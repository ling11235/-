==> flow/design.v <==
`timescale 1ns / 1ps
module UART_TX #
(
    parameter DATA_WIDTH = 8    
)
(
    input sysclk,         
    input [DATA_WIDTH-1:0] tx_data,    
    input tx_data_valid,     
    output tx,               
    output reg tx_busy           
);
    parameter SCALE = 1250;    
    parameter SCALE_BITS = 11;
    reg [SCALE_BITS-1:0] scale_cnt;    
    reg [3:0] data_cnt;               
    reg [DATA_WIDTH+1:0] tx_data_reg;    
    initial tx_busy <= 0;
    always @ (posedge sysclk) begin
        if (tx_data_valid == 1 && tx_busy == 0) begin
            scale_cnt <= 0;
            data_cnt <= 0;
            tx_busy <= 1;
        end
        else if (scale_cnt == (SCALE - 1) && tx_busy == 1) begin
            if (data_cnt == (DATA_WIDTH + 1)) begin
                data_cnt <= 0;
                tx_busy <= 0;
                scale_cnt <= 0;
            end
            else begin
                data_cnt <= data_cnt + 1;
                tx_busy <= 1;
                scale_cnt <= 0;
            end           
        end
        else begin
            scale_cnt <= scale_cnt + 1;
            tx_busy <= tx_busy;
            data_cnt <= data_cnt;   
        end
    end
    always @ (posedge sysclk) begin
        if (tx_data_valid == 1 && tx_busy == 0)
            tx_data_reg <= {1'b1, tx_data, 1'b0};
        else if (scale_cnt == (SCALE - 1))
            tx_data_reg <= tx_data_reg >> 1;
    end
    assign tx = (tx_busy == 1)? tx_data_reg[0] : 1;
endmodule
# ---- Tool chain data of UART_TX
# The steps from the RTL of UART_TX to its reports follow in flow order.
# Line numbers count from 1 in the design file above.
# Operators carry their Yosys type and port widths (W data, S select, Z words).
# The mark -- stands for no value.
dict set report inputs {
  top {UART_TX}
  clock_port {sysclk}
  lib {sky130hd}
  corner {tt_025C_1v80}
}

# ---- Word level
# Counts by Yosys on the flattened word-level netlist (proc, flatten, opt, wreduce; memories kept). Register bits leave out memories and registers merged into their read ports (data or address). Print and check cells are left out. Cells with the same type and inputs are merged into one.
dict set report word_totals {
  latch_bits 0
  output_inout_bits 2
  ff_bits 26
  mem_count 0
  word_cells 19
  mem_bits_ro 0
  ram_bits 0
  clocked_rd_ports_x_width 0
  in_bits 10
}
dict set report classes {
  n_mux 5
  mul 0
  compare 0
  reduce_logical 4
  addsub 2
  n_eq 2
  n_shift 0
  n_logic 1
  div_mod_pow 0
}
# cell count
set op_table {}
lappend op_table {{$mux W9} 2}
lappend op_table {{$add A11 B1 Y11 const B} 1}
lappend op_table {{$eq A11 B11 Y1 const B} 1}
lappend op_table {{$add A4 B1 Y4 const B} 1}
lappend op_table {{$eq A4 B4 Y1 const B} 1}
lappend op_table {{$mux W4} 1}
lappend op_table {{$logic_and A1 B1 Y1} 2}
lappend op_table {{$reduce_bool A2 Y1} 1}
lappend op_table {{$reduce_or A2 Y1} 1}
lappend op_table {{$mux W1} 2}
lappend op_table {{$not A1 Y1} 1}

# ---- Logic depth
# Depth = most cells in a row (Yosys ltp): at word level without a register or memory, in the mapped netlist without a sequential cell, where the memories' decode and read muxes count.
dict set report depth {
  depth_word 3
  ABC_AREA 0
  mapped_depth 7
  mapped_depth_nobuf 6
}

# ---- Netlist
# Yosys stat after the flow's synthesis: flattened, memories mapped to cells. It holds for the ABC_AREA given above (unset counts as 0); a run with the other value may have another netlist.
# cell count area_total_um2
set types {}
lappend types {sky130_fd_sc_hd__dfxtp_1 18 360.346}
lappend types {sky130_fd_sc_hd__edfxtp_1 8 240.23}
lappend types {sky130_fd_sc_hd__a22o_1 8 70.067}
lappend types {sky130_fd_sc_hd__xor2_1 7 61.309}
lappend types {sky130_fd_sc_hd__nor2_1 16 60.058}
lappend types {sky130_fd_sc_hd__mux2i_1 3 30.029}
lappend types {sky130_fd_sc_hd__ha_1 2 25.024}
lappend types {sky130_fd_sc_hd__nand3_1 5 25.024}
lappend types {sky130_fd_sc_hd__o31ai_2 2 25.024}
lappend types {sky130_fd_sc_hd__nand4_4 1 21.27}
lappend types {sky130_fd_sc_hd__nor2_8 1 20.019}
lappend types {sky130_fd_sc_hd__nand4_1 3 18.768}
lappend types {sky130_fd_sc_hd__and4_1 2 17.517}
lappend types {sky130_fd_sc_hd__nand3_4 1 17.517}
lappend types {sky130_fd_sc_hd__xnor2_1 2 17.517}
lappend types {sky130_fd_sc_hd__and4bb_4 1 16.266}
lappend types {sky130_fd_sc_hd__nand2_1 4 15.014}
lappend types {sky130_fd_sc_hd__and4bb_2 1 12.512}
# Other cell types: 15; their cells: 17.
dict set report mapped {
  seqArea_um2 600.6
  n_buf 2
  cells 102
  area_um2 1182.4
  ffs 26
}

# ---- Timing after synthesis
# Source: OpenSTA report_checks on the synthesized netlist (no wires, ideal clock, input and output delay 20% of the period each), path of least setup slack; recovery checks are left aside. Register names are those of the netlist, which keeps one name where synthesis merged equal registers.
dict set report synth_path {
  kind {reg2reg}
  start {register scale_cnt[0]}
  end {register tx_data_reg[1]}
  path_delay_ps 1483
  setup_time_ps 329
  n_path_buf 0
  t_required_ps 2541
  arrival_time_ps 1154
  driving_pins 5
  path_slack_ps 1387
  clock_period_ps 2870
  launch_ps 0
  period_less_setup_slack_ps 1483
}
# "path_delay_ps" = arrival - input delay + setup time.
# "driving_pins": output pins that drive a net of the path, with the launching flip-flop's if there is one; two outputs of one cell count as two.
# "period_less_setup_slack_ps" is the clock period less the worst setup slack; recovery checks do not enter. This is arithmetic on one report: input and output delays are still those of the set period (20% each).
# Between the ends stands the longest chain of elaborated cells between them, by number of cells; it is not shown to be the way that was timed. Of several equally long chains one is given.
# A line is the first line of the expression or statement that the cell stems from. Yosys adds cells for indexed reads and writes and turns some case tables into memories.
# A register here has more assigning lines than the two given.
# Only ways into the end's enable, where the timed path ends, are counted here.
dict set report synth_via {
  path_cell_list {sky130_fd_sc_hd__dfxtp_1 sky130_fd_sc_hd__ha_1 sky130_fd_sc_hd__and4bb_4 sky130_fd_sc_hd__nand3_4 sky130_fd_sc_hd__nand2_1}
  elab_chain_len 2
  cells_between 2
  cone_classes {1 x eq/ne; 1 x reduce/logical}
}
# element line
set synth_rtl {}
lappend synth_rtl {{start: declaration} 15} ;# reg [SCALE_BITS-1:0] scale_cnt;
lappend synth_rtl {{start: assignment} 21} ;# scale_cnt <= 0;
lappend synth_rtl {{start: assignment} 38} ;# scale_cnt <= scale_cnt + 1;
lappend synth_rtl {{$eq A11 B11 Y1} 46} ;# else if (scale_cnt == (SCALE - 1))
lappend synth_rtl {{$reduce_bool A2 Y1} --}
lappend synth_rtl {{end: assignment} 45} ;# tx_data_reg <= {1'b1, tx_data, 1'b0};
lappend synth_rtl {{end: assignment} 47} ;# tx_data_reg <= tx_data_reg >> 1;
lappend synth_rtl {{end: declaration} 17} ;# reg [DATA_WIDTH+1:0] tx_data_reg;

# ---- Path in the finished layout
# From the final timing report of run A: the path of least setup slack in the routed layout; clock arrival at registers is part of the times.
# The report prints the path's times to 10 ps; the period is as set.
dict set report layout_path {
  kind {reg2out}
  start {register tx_busy}
  end {output port tx_busy}
  path_slack_ps 360
  n_path_buf 1
  clock_period_ps 2160
  arrival_time_ps 1360
  t_required_ps 1730
  launch_ps 320
  driving_pins 2
  out_delay_ps 430
}
# A register here has more assigning lines than the two given.
dict set report layout_via {
  path_cell_list {sky130_fd_sc_hd__dfxtp_1 sky130_fd_sc_hd__clkdlybuf4s50_1}
  elab_chain_len 0
  cells_between 0
  lines_between 0
}
# element line
set layout_rtl {}
lappend layout_rtl {{start: declaration} 11} ;# output reg tx_busy
lappend layout_rtl {{start: assignment} 23} ;# tx_busy <= 1;
lappend layout_rtl {{start: assignment} 39} ;# tx_busy <= tx_busy;
lappend layout_rtl {{end: declaration} 11}

# Module UART_TX, platform sky130hd: 2 stored runs of the flow (Yosys, OpenROAD) with differing settings, in no particular order. Input and output delays are each 20% of the period that was set; the output load is 0.01 pF.
# By "clock_period_reached_ps" is meant the clock period of the run minus its worst setup slack. This is arithmetic on one report: input and output delays are still those of the set period (20% each).
# "worst_path_allowed_less_slack_ps": the worst setup path's part of the clock period (all of it between registers, 20% less for each end at a port) less its slack. A launch clock that arrives late makes it longer, a capture clock that arrives late makes it shorter.
# "totalPower_uw" rests on the timing tool's default activity at the inputs, not on a simulated workload.
# "worst_path_allowed_less_slack_ps" is known to 10 ps.
run="run A" settings period_ns=2.16 CORE_UTILIZATION=37 SETUP_SLACK_MARGIN=0.23 PLACE_DENSITY_LB_ADDON=0.05 CORE_ASPECT_RATIO=0.98 CELL_PAD_IN_SITES_DETAIL_PLACEMENT=0 TNS_END_PERCENT=30 CTS_CLUSTER_SIZE=13 MIN_ROUTING_LAYER="met1" MAX_ROUTING_LAYER="met4" CAP_MARGIN=20 CORE_MARGIN=2 SLEW_MARGIN=20
run="run A" results ys_area_um2=1182.4 die_footprint_um2=3663.9 stdcell_area_um2=1365.1 finalUtil_frac=0.443 fin_ws_ps=364 hold_worst_slack_ps=467 totalPower_uw=1082 clock_period_reached_ps=1796 worst_path_allowed_less_slack_ps=1360 critical_path_type="reg2out"
run="run B" settings period_ns=1.64 CORE_UTILIZATION=50 CAP_MARGIN=20 CORE_MARGIN=2 SLEW_MARGIN=20
run="run B" results ys_area_um2=1182.4 die_footprint_um2=2769.9 stdcell_area_um2=1420.1 finalUtil_frac=0.636 fin_ws_ps=59 hold_worst_slack_ps=467 totalPower_uw=1473 clock_period_reached_ps=1581 worst_path_allowed_less_slack_ps=1250 critical_path_type="reg2out"
