==> flow/design.v <==
`timescale 1ns / 1ps
module PULSE(
	input rst,    
	input sysclk,  
	input[9:0] PulseNum,  
	output reg Enable,  
	output reg Sign  
	);
	initial Enable <= 0;
	parameter numFreqcnt = 10;   
	reg [14:0] Freqcnt;  
	reg [9:0] Pulsecnt;   
	always @(posedge sysclk or negedge rst) begin
		if (rst == 0) 
			Enable <= 1;
		else if (Pulsecnt == PulseNum)
			Enable <= 0;	
	end
	always @(posedge sysclk or negedge rst) begin
		if (rst == 0) 
			Sign <= 1;   
		else if (Freqcnt == numFreqcnt && Enable == 1)
			Sign <= ~Sign;
	end
	always @(posedge sysclk or negedge rst) begin
		if (rst == 0) 
			Freqcnt <= 0;
		else if (Freqcnt == numFreqcnt)
			Freqcnt <= 0;
		else Freqcnt <= Freqcnt + 1;
	end
	always @(posedge sysclk or negedge rst) begin
		if (rst == 0)
			Pulsecnt <= 0;
		else if (Freqcnt == numFreqcnt && Sign == 1)   
			Pulsecnt <= Pulsecnt + 1;
	end
endmodule
* Reports on PULSE
What the tools print for PULSE, step after step. Line numbers count from 1 in the design file above. Not given: -
Design: design top PULSE, clock sysclk, library sky130hd, corner tt_025C_1v80

* Word-level counts
Counts by Yosys on the flattened word-level netlist (proc, flatten, opt, wreduce; memories kept). Register bits leave out memories and registers merged into their read ports (data or address); mux counts leave out enables and synchronous resets folded into registers. Print and check cells are left out. Cells with the same type and inputs are merged into one.
Storage and ports: flip-flop bits (word level) 27, input port bits 12, elaborated cells 12
Cells by class: muxes and demuxes 1, reduce/logical cells 2, bitwise operators 1, equal/unequal tests 2, $add $sub $neg 2
Operators by type and width (count):
- adder 15 x 1 -> 15 bit (second input constant) | 1
- == test 15 x 4 -> 1 bit (second input constant) | 1
- two-way mux 15 bit | 1
- adder 10 x 1 -> 10 bit (second input constant) | 1
- == test 10 bit | 1
- logical AND 1 bit | 2
- NOT 1 bit | 1

* Longest topological paths
Longest topological path by Yosys (ltp), each cell counted once; first at word level (registers and memories cut), then after technology mapping (sequential cells cut; the memories' decode and read muxes count).
Depth: depth in word-level cells 2, ABC_AREA 0, depth in mapped cells 8, gate-level depth less buffers 6

* Mapped cells and area
Source: synth_stat.txt of the flow (Yosys; design flattened, memories mapped). It holds for the ABC_AREA given above (unset counts as 0); a run with the other value may have another netlist.
Synthesis totals: buffers 2, flip-flop cells 27, standard cells after synthesis 112, synthesis area 1327.5 µm², sequential part of the area 678.2 µm²
Cells by type (count):
- sky130_fd_sc_hd__dfrtp_1 | 25
- sky130_fd_sc_hd__xnor2_1 | 28
- sky130_fd_sc_hd__dfstp_2 | 2
- sky130_fd_sc_hd__nand4_1 | 7
- sky130_fd_sc_hd__xor2_1 | 5
- sky130_fd_sc_hd__and3_1 | 6
- sky130_fd_sc_hd__ha_1 | 3
- sky130_fd_sc_hd__and4_1 | 4
- sky130_fd_sc_hd__nand2_1 | 7
- sky130_fd_sc_hd__nand3_1 | 5
- sky130_fd_sc_hd__nand4_2 | 2
- sky130_fd_sc_hd__nor2_1 | 5
- sky130_fd_sc_hd__buf_8 | 1
- sky130_fd_sc_hd__mux2_4 | 1
- sky130_fd_sc_hd__nor4b_2 | 1
- sky130_fd_sc_hd__nor2b_1 | 2
- sky130_fd_sc_hd__nor4_1 | 2
- sky130_fd_sc_hd__o41a_1 | 1
Other cell types: 5; their cells: 5.

* Path before layout
OpenSTA on the mapped netlist: ideal clock, no wires. The path of least setup slack (recovery checks aside). Input and output delay are each 20% of the period. Register names are those of the netlist, which keeps one name where synthesis merged equal registers.
Timing path post-synthesis: kind register to register, from register Freqcnt[0], to register Pulsecnt[1], period 2.42 ns, library setup time 0.125 ns, data required time 2.295 ns, stages on the path 8, time at the first pin 0.000 ns, arrival 1.427 ns, path slack 0.867 ns, path delay 1.552 ns, buffers on the path 1, synthesis period reached 1.553 ns
"path delay" is the arrival time less input delay plus setup time. "stages on the path" counts driving pins, that of a launching flip-flop among them; a cell with two outputs on the path counts twice. "synthesis period reached" = period - worst setup slack (recovery checks aside). The figure is calculated, with input and output delays left at 20% of the set period. Between the ends stands the longest chain of elaborated cells between them, by number of cells; it is not shown to be the way that was timed. Of several equally long chains one is given. Each line given opens the expression or statement behind the cell; cells for indexed reads and writes are added by Yosys, which also makes memories of some case tables. At most two assigning lines are given for a register; there are more.
Between the ends, post-synthesis: cells stage by stage sky130_fd_sc_hd__dfrtp_1 -> sky130_fd_sc_hd__inv_1 -> sky130_fd_sc_hd__ha_1 -> sky130_fd_sc_hd__nor2b_1 -> sky130_fd_sc_hd__and4_1 -> sky130_fd_sc_hd__buf_4 -> sky130_fd_sc_hd__nand2_2 -> sky130_fd_sc_hd__mux2_4, cells in the longest elaborated chain 2, elaborated cells between the ends (all ways) 2
RTL lines, path post-synthesis:
- from (decl) | line 11 | reg [14:0] Freqcnt;
- from (assign) | line 27 | Freqcnt <= 0;
- from (assign) | line 30 | else Freqcnt <= Freqcnt + 1;
- == test 15 x 4 -> 1 bit | line 35 | else if (Freqcnt == numFreqcnt && Sign == 1)
- logical AND 1 bit | line 35
- to (assign) | line 34 | Pulsecnt <= 0;
- to (assign) | line 36 | Pulsecnt <= Pulsecnt + 1;
- to (decl) | line 12 | reg [9:0] Pulsecnt;

* Path in the finished layout
Path of least setup slack in the final report of run 1 (OpenROAD, finished layout, wires in). Where an end is a register, its clock arrival counts in the times.
Timing path after layout: kind register to register, from register Freqcnt[4], to register Pulsecnt[9], time at the first pin 0.32 ns, path slack -0.23 ns, arrival 1.84 ns, buffers on the path 2, stages on the path 7, data required time 1.61 ns, library setup time 0.09 ns, period 1.39 ns
Between the ends stands the longest chain of elaborated cells between them, by number of cells; it is not shown to be the way that was timed. Of several equally long chains one is given. At most two assigning lines are given for a register; there are more.
Between the ends, after layout: cells stage by stage sky130_fd_sc_hd__dfrtp_1 -> sky130_fd_sc_hd__nor4_2 -> sky130_fd_sc_hd__and4_4 -> sky130_fd_sc_hd__buf_8 -> sky130_fd_sc_hd__buf_12 -> sky130_fd_sc_hd__nand4_4 -> sky130_fd_sc_hd__xnor2_2, cells in the longest elaborated chain 2, elaborated cells between the ends (all ways) 2
RTL lines, path after layout:
- from (decl) | line 11 | reg [14:0] Freqcnt;
- from (assign) | line 27 | Freqcnt <= 0;
- from (assign) | line 30 | else Freqcnt <= Freqcnt + 1;
- == test 15 x 4 -> 1 bit | line 35 | else if (Freqcnt == numFreqcnt && Sign == 1)
- logical AND 1 bit | line 35
- to (assign) | line 34 | Pulsecnt <= 0;
- to (assign) | line 36 | Pulsecnt <= Pulsecnt + 1;
- to (decl) | line 12 | reg [9:0] Pulsecnt;

Wiki page: PULSE / flow data

Flow measurements of PULSE on sky130hd: 2 stored runs with different settings, listed in no order. Input and output delays are each 20% of the period that was set; the output load is 0.01 pF.
"period achieved": clock period set for the run, less the worst setup slack. It is reckoned from that one timing run; input and output delays stay at 20% of the period that was set.
By "time used up by the worst setup path" is meant the share of the clock period that the worst setup path is allowed (20% is reserved at inputs, 20% at outputs), minus its slack. Clock arrival times at its registers enter into it.
"power consumption" is the tool's figure for a default switching activity; nothing was simulated.

[run 1] flow files
==> flow/run.sh <==
#!/bin/bash
# the make line also repeats the synthesis and layout settings of config.mk as NAME=value (left out here)
make -C /OpenROAD-flow-scripts/flow DESIGN_CONFIG=/design/flow/config.mk WORK_HOME=/design/flow/orfs CLKGATE_MAP_FILE= finish
==> flow/config.mk <==
export PLATFORM = sky130hd
export DESIGN_NAME = PULSE
export DESIGN_NICKNAME = PULSE
export VERILOG_FILES = /design/flow/design.v
export SDC_FILE = /design/flow/constraint.sdc
export NUM_CORES = 4
export LEC_CHECK = 0
export ABC_AREA = 0
export CAP_MARGIN = 10
export CORE_MARGIN = 2
export CORE_UTILIZATION = 59
export CTS_CLUSTER_SIZE = 92
export MIN_ROUTING_LAYER = met2
export PLACE_DENSITY_LB_ADDON = 0.13
export SETUP_SLACK_MARGIN = 0.17
export SLEW_MARGIN = 5
==> flow/constraint.sdc <==
create_clock -name core_clock -period 1.39 [get_ports {sysclk}]
set_input_delay 0.2780 -clock core_clock [delete_from_list [all_inputs] [get_ports {sysclk}]]
set_output_delay 0.2780 -clock core_clock [all_outputs]
set_load 0.01 [all_outputs]

[run 1] result: power consumption 1,206 uW; period achieved 1.620 ns; worst setup slack after layout -0.230 ns; summed negative setup slack -2.832 ns; standard-cell area of the final layout 1,943.1 µm²; utilization after layout 89.6 %; die size 2,645.6 µm²; post-synthesis cell area 1,327.5 µm²; time used up by the worst setup path 1.62 ns; worst setup path kind register to register

[run 2] flow files
==> flow/run.sh <==
#!/bin/bash
# the make line also repeats the synthesis and layout settings of config.mk as NAME=value (left out here)
make -C /OpenROAD-flow-scripts/flow DESIGN_CONFIG=/design/flow/config.mk WORK_HOME=/design/flow/orfs CLKGATE_MAP_FILE= finish
==> flow/config.mk <==
export PLATFORM = sky130hd
export DESIGN_NAME = PULSE
export DESIGN_NICKNAME = PULSE
export VERILOG_FILES = /design/flow/design.v
export SDC_FILE = /design/flow/constraint.sdc
export NUM_CORES = 4
export LEC_CHECK = 0
export ABC_AREA = 0
export CAP_MARGIN = 20
export CELL_PAD_IN_SITES_DETAIL_PLACEMENT = 1
export CELL_PAD_IN_SITES_GLOBAL_PLACEMENT = 1
export CORE_ASPECT_RATIO = 1.25
export CORE_MARGIN = 8
export CORE_UTILIZATION = 43
export CTS_CLUSTER_SIZE = 28
export HOLD_SLACK_MARGIN = 0.16
export MIN_ROUTING_LAYER = met1
export PLACE_DENSITY_LB_ADDON = 0.03
export SLEW_MARGIN = 20
export TNS_END_PERCENT = 40
==> flow/constraint.sdc <==
create_clock -name core_clock -period 2.82 [get_ports {sysclk}]
set_input_delay 0.5640 -clock core_clock [delete_from_list [all_inputs] [get_ports {sysclk}]]
set_output_delay 0.5640 -clock core_clock [all_outputs]
set_load 0.01 [all_outputs]

[run 2] result: period achieved 2.039 ns; die size 5,132.1 µm²; utilization after layout 51.4 %; power consumption 583.1 uW; summed negative setup slack 0.000 ns; post-synthesis cell area 1,327.5 µm²; time used up by the worst setup path 1.48 ns; worst setup path kind register to output; worst setup slack after layout 0.781 ns; standard-cell area of the final layout 1,515.2 µm²
